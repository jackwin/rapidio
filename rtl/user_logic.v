==> flow/design.v <==
`timescale 	1ns/1ns
module user_logic (
	input wire log_clk,
	input wire log_rst,
	input wire nwr_ready_in,
	input wire nwr_busy_in,
	input wire nwr_done_in,
	input wire user_tready_in,
	output wire [33:0] user_addr_o,
    output wire [3:0] user_ftype_o,
    output wire [3:0] user_ttype_o,
    output wire [11:0] user_tsize_o,
    output wire [63:0] user_tdata_o,
    output reg user_tvalid_o,
    output reg [7:0] user_tkeep_o,
    output wire user_tlast_o
	);
localparam DATA_SIZE0 = 255;
localparam DATA_SIZE1 = 256;
localparam DATA_SIZE2 = 257;
localparam DATA_SIZE3 = 258;
localparam DATA_SIZE4 = 259;
localparam DATA_SIZE5 = 260;
localparam DATA_SIZE6 = 512;
localparam DATA_SIZE7 = 513;
localparam IDLE_s = 2'd0;
localparam GEN_DATA_s = 2'd1;
localparam END_s = 2'd2;
reg [2:0] data_sel;
reg [1:0] state;
reg [63:0] gen_data;
reg [11:0] user_tsize;
reg [11:0] byte_cnt;
reg [9:0] qword_cnt;
reg data_first;
assign user_tsize_o = user_tsize-1;
assign user_tlast_o = ((qword_cnt == (user_tsize[11:3] ) && user_tsize[2:0] == 2'd0) ||
						(qword_cnt == (user_tsize[11:3] + 1) && user_tsize[2:0] != 2'd0));
assign user_tdata_o = gen_data;
always @(user_tlast_o) begin
	if (user_tlast_o) begin
		case(user_tsize[2:0]) 
			3'd0: user_tkeep_o = 8'hff;
			3'h1: user_tkeep_o = 8'h80;
			3'h2: user_tkeep_o = 8'ha0;
			3'h3: user_tkeep_o = 8'he0;
			3'h4: user_tkeep_o = 8'hf0;
			3'h5: user_tkeep_o = 8'hf8;
			3'h6: user_tkeep_o = 8'hfa;
			3'h7: user_tkeep_o = 8'hfe;
			default: user_tkeep_o = 8'h0;
		endcase
	end
	else begin
		user_tkeep_o = 8'hff;
	end
end
always @(posedge log_clk or posedge	log_rst) begin
	if (log_rst) begin
		state <= IDLE_s;
		data_sel <= 2'h0;
		gen_data <= 'h0;
		qword_cnt <= 'h0;
		byte_cnt <= 'h0;
		user_tsize <= 12'hfff;
	end
	else begin
		user_tvalid_o <= 1'b0;
		case(state)
			IDLE_s: begin
				data_sel <= 2'h0;
				gen_data <= 'h0;
				qword_cnt <= 'h0;
				byte_cnt <= 'h0;
				if (nwr_ready_in && user_tready_in) begin
					state <= GEN_DATA_s;
					data_sel <= data_sel + 4'h1;
					gen_data <= {52'h0, user_tsize-1};
					user_tvalid_o <= 1'b1;
				end
				else begin
					state <= IDLE_s;
				end
				case(data_sel)
					3'd0: user_tsize <= DATA_SIZE0;
					3'd1: user_tsize <= DATA_SIZE1;
					3'd2: user_tsize <= DATA_SIZE2;
					3'd3: user_tsize <= DATA_SIZE3;
					3'd4: user_tsize <= DATA_SIZE4;
					3'd5: user_tsize <= DATA_SIZE5;
					3'd6: user_tsize <= DATA_SIZE6;
					3'd7: user_tsize <= DATA_SIZE7;
				endcase  
			end
			GEN_DATA_s: begin
				if (user_tready_in) begin
					gen_data <= gen_data + 64'h1;
					user_tvalid_o <= 1'b1;
					qword_cnt <= qword_cnt + 1;
				end
				else begin
					gen_data <= gen_data;
					user_tvalid_o <= 1'b0;
					qword_cnt <= qword_cnt;
				end
				if (user_tlast_o) begin
					state <= END_s;
					user_tvalid_o <= 1'b0;
				end
				else begin
					state <= GEN_DATA_s;
				end  
			end
			END_s: begin
				data_sel <= 2'h0;
				gen_data <= 'h0;
				qword_cnt <= 'h0;
				byte_cnt <= 'h0;
			end
			default: begin
				state <= IDLE_s;
			end
		endcase  
	end
end
always @(posedge log_clk or posedge log_rst) begin
	if (log_rst) begin
		data_first <= 1'b1;
	end
	else begin
		if (user_tlast_o && user_tvalid_o) begin
			data_first <= 1'b1;
		end
		else if (user_tvalid_o) begin
			data_first <= 1'b0;
		end
	end
end
endmodule  
; Step by step through the tools: user_logic
; What the tools print for user_logic, step after step.
; Line numbers count from 1 in the design file above.
; Operators: Yosys type, input widths -> output width; for muxes data width and select width s.
; The mark n/a stands for no value.
[inputs]
top = user_logic
clock_port = log_clk
library = sky130hd
lib_corner = tt_025C_1v80

; Word level
; Source: Yosys, flattened and elaborated, memories not mapped. Widths are those after wreduce. Registers that Yosys merges into a memory's read port (data or address) are not register bits. Print and check cells do not count.
; Memory sizes are those after Yosys's memory passes, which may raise the word count (mostly to a power of two), join words into wider ones and drop unused or constant bits.
[op_classes]
shifts = 0
div_mod_pow = 0
bitwise = 0
equal = 5
muxes = 15
cmp = 0
multipliers = 0
reduce_and_logical = 13
addsub = 5
[ops]
columns = operator, n
row1 = $pmux 64 s3, 1
row2 = $add 64x1->64 const B, 1
row3 = $mux 64, 1
row4 = $mux 32, 1
row5 = $pmux 10 s2, 1
row6 = $sub 12x1->13 const B, 1
row7 = $add 10x1->10 const B, 1
row8 = $eq 10x10->1, 1
row9 = $eq 10x9->1, 1
row10 = $add 9x1->10 const B, 1
row11 = $mux 10, 1
row12 = $mux 8, 1
row13 = $reduce_bool 3->1, 2
row14 = $pmux 3 s2, 1
row15 = $pmux 2 s3, 1
row16 = $reduce_and 2->1, 2
row17 = $reduce_bool 2->1, 2
row18 = $mux 1, 4
row19 = $logic_and 1x1->1, 3
row20 = $add 3x1->3 const B, 1
row21 = $logic_not 3->1, 1
row22 = $mux 3, 1
row23 = $eq 2x1->1 const B, 1
row24 = $eq 2x2->1 const B, 1
row25 = $ne 2x2->1 const B, 1
row26 = $logic_not 2->1, 1
row27 = $reduce_or 2->1, 1
row28 = $pmux 1 s2, 1
; Not listed: further kinds 2, cells in them 2.
[word_totals]
ram_bits = 0
romBits = 136
n_memories = 2
out_inout_bits = 128
latch_bits = 0
clocked_rd_ports_x_width = 10
word_cells = 46
ff_bits = 92
[mem_list]
columns = name, size, width, rd, wr, line_no
row1 = (no name shown), 8, 10, 1, 0, 84  ; case(data_sel)
row2 = (no name shown), 8, 7, 1, 0, 42  ; case(user_tsize[2:0])

; Logic depth
; Depth = most cells in a row (Yosys ltp): at word level without a register or memory, in the mapped netlist without a sequential cell, where the memories' decode and read muxes count.
[depth]
ltp_word = 6
ABC_AREA = 0
ltp_mapped = 8
ltp_nobuf = 8

; Mapped cells and area
; Yosys stat after the flow's synthesis: flattened, memories mapped to cells. It holds for the ABC_AREA given above (unset counts as 0); a run with the other value may have another netlist.
; The area totals of this step are shown rounded.
[mapped]
synth_area_um2 = 5910
buffers = 79
ff_cells = 88
stdcells = 684
sequential_area_um2 = 2220
[by_type]
columns = cell, n
row1 = sky130_fd_sc_hd__dfrtp_1, 79
row2 = sky130_fd_sc_hd__buf_4, 44
row3 = sky130_fd_sc_hd__nand2_1, 65
row4 = sky130_fd_sc_hd__a21oi_1, 47
row5 = sky130_fd_sc_hd__o21ai_0, 45
row6 = sky130_fd_sc_hd__ha_1, 17
row7 = sky130_fd_sc_hd__dfstp_2, 8
row8 = sky130_fd_sc_hd__nand3_1, 40
row9 = sky130_fd_sc_hd__nand4_1, 29
row10 = sky130_fd_sc_hd__nor2_1, 40
row11 = sky130_fd_sc_hd__xor2_1, 17
row12 = sky130_fd_sc_hd__or4_1, 15
row13 = sky130_fd_sc_hd__clkbuf_1, 25
row14 = sky130_fd_sc_hd__inv_1, 25
row15 = sky130_fd_sc_hd__or3_1, 15
row16 = sky130_fd_sc_hd__nor4_4, 4
row17 = sky130_fd_sc_hd__o31ai_1, 10
row18 = sky130_fd_sc_hd__and3_1, 10
; Other cell types: 46; their cells: 149.

; Worst setup path after synthesis
; OpenSTA on the mapped netlist: ideal clock, no wires. The path of least setup slack (recovery checks aside). Input and output delay are each 20% of the period. Register names are those of the netlist, which keeps one name where synthesis merged equal registers.
[synth_path]
kind = input port to flip-flop
from = in log_rst
to = reg user_tvalid_o
tclk_ns = 3.19
stages = 1
delay_ns = 2.250
setup_slack_ns = 0.302
path_buffers = 0
in_delay_ns = 0.638
t_arrival_ns = 2.442
period_less_setup_slack_ns = 2.888
; "delay_ns" is the arrival time less input delay plus setup time.
; "stages" counts driving pins, that of a launching flip-flop among them; a cell with two outputs on the path counts twice.
; "period_less_setup_slack_ns" is the clock period less the worst setup slack; recovery checks do not enter. This is arithmetic on one report: input and output delays are still those of the set period (20% each).
; At most two assigning lines are given for a register; there are more.
[synth_between]
cell_sequence = sky130_fd_sc_hd__inv_1
elab_chain_len = 0
cone_cells = 0
[synth_rtl]
columns = item, line_no
row1 = "start, declared", 4  ; input wire log_rst,
row2 = "end, assigned", 68  ; user_tvalid_o <= 1'b0;
row3 = "end, assigned", 79  ; user_tvalid_o <= 1'b1;
row4 = "end, declared", 14  ; output reg user_tvalid_o,

; Worst path after layout
; From the final timing report of record 1: the path of least setup slack in the routed layout; clock arrival at registers is part of the times.
[layout_path]
kind = flip-flop to output port
from = reg user_tsize[0]
to = out user_tkeep_o[1]
tclk_ns = 3.94
t_arrival_ns = 3.01
setup_slack_ns = 0.15
stages = 8
out_delay_ns = 0.79
path_buffers = 1
; The rows between start and end are the longest chain of elaborated cells between them; the timing report does not say that the signal goes this way. Where chains are equally long, one stands for them.
; A line is the first line of the expression or statement that the cell stems from. Yosys adds cells for indexed reads and writes and turns some case tables into memories.
; At most two assigning lines are given for a register; there are more.
[layout_between]
cell_sequence = sky130_fd_sc_hd__dfstp_2 -> sky130_fd_sc_hd__inv_1 -> sky130_fd_sc_hd__ha_1 -> sky130_fd_sc_hd__ha_1 -> sky130_fd_sc_hd__nor4_1 -> sky130_fd_sc_hd__a41o_2 -> sky130_fd_sc_hd__o211ai_1 -> sky130_fd_sc_hd__clkdlybuf4s50_1
elab_chain_len = 4
cone_cells = 7
classes_between = 1 x mux; 5 x reduce/logical; 1 x memory
[layout_rtl]
columns = item, line_no
row1 = "start, declared", 32  ; reg [11:0] user_tsize;
row2 = "start, assigned", 85  ; 3'd0: user_tsize <= DATA_SIZE0;
row3 = "start, assigned", 86  ; 3'd1: user_tsize <= DATA_SIZE1;
row4 = $logic_not 3->1, 37  ; assign user_tlast_o = ((qword_cnt == (user_tsize[11:3] ) && user_tsize[2:0] == 2'd0) ||
row5 = $logic_and 1x1->1, 37
row6 = $logic_or 1x1->1, 37
row7 = $mux 8, 41  ; if (user_tlast_o) begin
row8 = "end, declared", 15  ; output reg [7:0] user_tkeep_o,

Lab notebook: user_logic

Measured data: module user_logic, platform sky130hd, 2 stored runs of the flow under differing settings, order arbitrary. Input and output delays are each 20% of the period that was set; the output load is 0.01 pF.
"period_reached_ns" means the clock period less the worst setup slack. The figure is calculated, with input and output delays left at 20% of the set period.
By "power_total_mw" is meant OpenSTA's value without simulated activity: inputs other than the clock are taken to toggle once in ten clock periods, and the tool carries that through the logic.
The measured numbers are rounded.

# record 1
==> flow/run.sh <==
#!/bin/bash
# the make line also repeats the synthesis and layout settings of config.mk as NAME=value (left out here)
make -C /OpenROAD-flow-scripts/flow DESIGN_CONFIG=/design/flow/config.mk WORK_HOME=/design/flow/orfs CLKGATE_MAP_FILE= finish
==> flow/config.mk <==
export PLATFORM = sky130hd
export DESIGN_NAME = user_logic
export DESIGN_NICKNAME = user_logic
export VERILOG_FILES = /design/flow/design.v
export SDC_FILE = /design/flow/constraint.sdc
export NUM_CORES = 4
export LEC_CHECK = 0
export CAP_MARGIN = 30
export CORE_MARGIN = 2
export CORE_UTILIZATION = 35
export CTS_CLUSTER_DIAMETER = 123
export MIN_ROUTING_LAYER = met1
export PLACE_DENSITY_LB_ADDON = 0.28
export SLEW_MARGIN = 20
==> flow/constraint.sdc <==
create_clock -name core_clock -period 3.94 [get_ports {log_clk}]
set_input_delay 0.7880 -clock core_clock [delete_from_list [all_inputs] [get_ports {log_clk}]]
set_output_delay 0.7880 -clock core_clock [all_outputs]
set_load 0.01 [all_outputs]

==> record 1: results <==
power_total_mw=2.81
setup_ws_ns=0.146
finalUtil_frac=0.435
period_reached_ns=3.794
synth_area_um2=5910
total_negative_slack_ns=0.000
final_die_area_um2=18000

# record 2
==> flow/run.sh <==
#!/bin/bash
# the make line also repeats the synthesis and layout settings of config.mk as NAME=value (left out here)
make -C /OpenROAD-flow-scripts/flow DESIGN_CONFIG=/design/flow/config.mk WORK_HOME=/design/flow/orfs CLKGATE_MAP_FILE= finish
==> flow/config.mk <==
export PLATFORM = sky130hd
export DESIGN_NAME = user_logic
export DESIGN_NICKNAME = user_logic
export VERILOG_FILES = /design/flow/design.v
export SDC_FILE = /design/flow/constraint.sdc
export NUM_CORES = 4
export LEC_CHECK = 0
export CAP_MARGIN = 20
export CORE_MARGIN = 2
export CORE_UTILIZATION = 40
export SLEW_MARGIN = 20
==> flow/constraint.sdc <==
create_clock -name core_clock -period 3.37 [get_ports {log_clk}]
set_input_delay 0.6740 -clock core_clock [delete_from_list [all_inputs] [get_ports {log_clk}]]
set_output_delay 0.6740 -clock core_clock [all_outputs]
set_load 0.01 [all_outputs]

==> record 2: results <==
power_total_mw=3.28
setup_ws_ns=0.080
finalUtil_frac=0.494
period_reached_ns=3.290
synth_area_um2=5910
total_negative_slack_ns=0.000
final_die_area_um2=15800
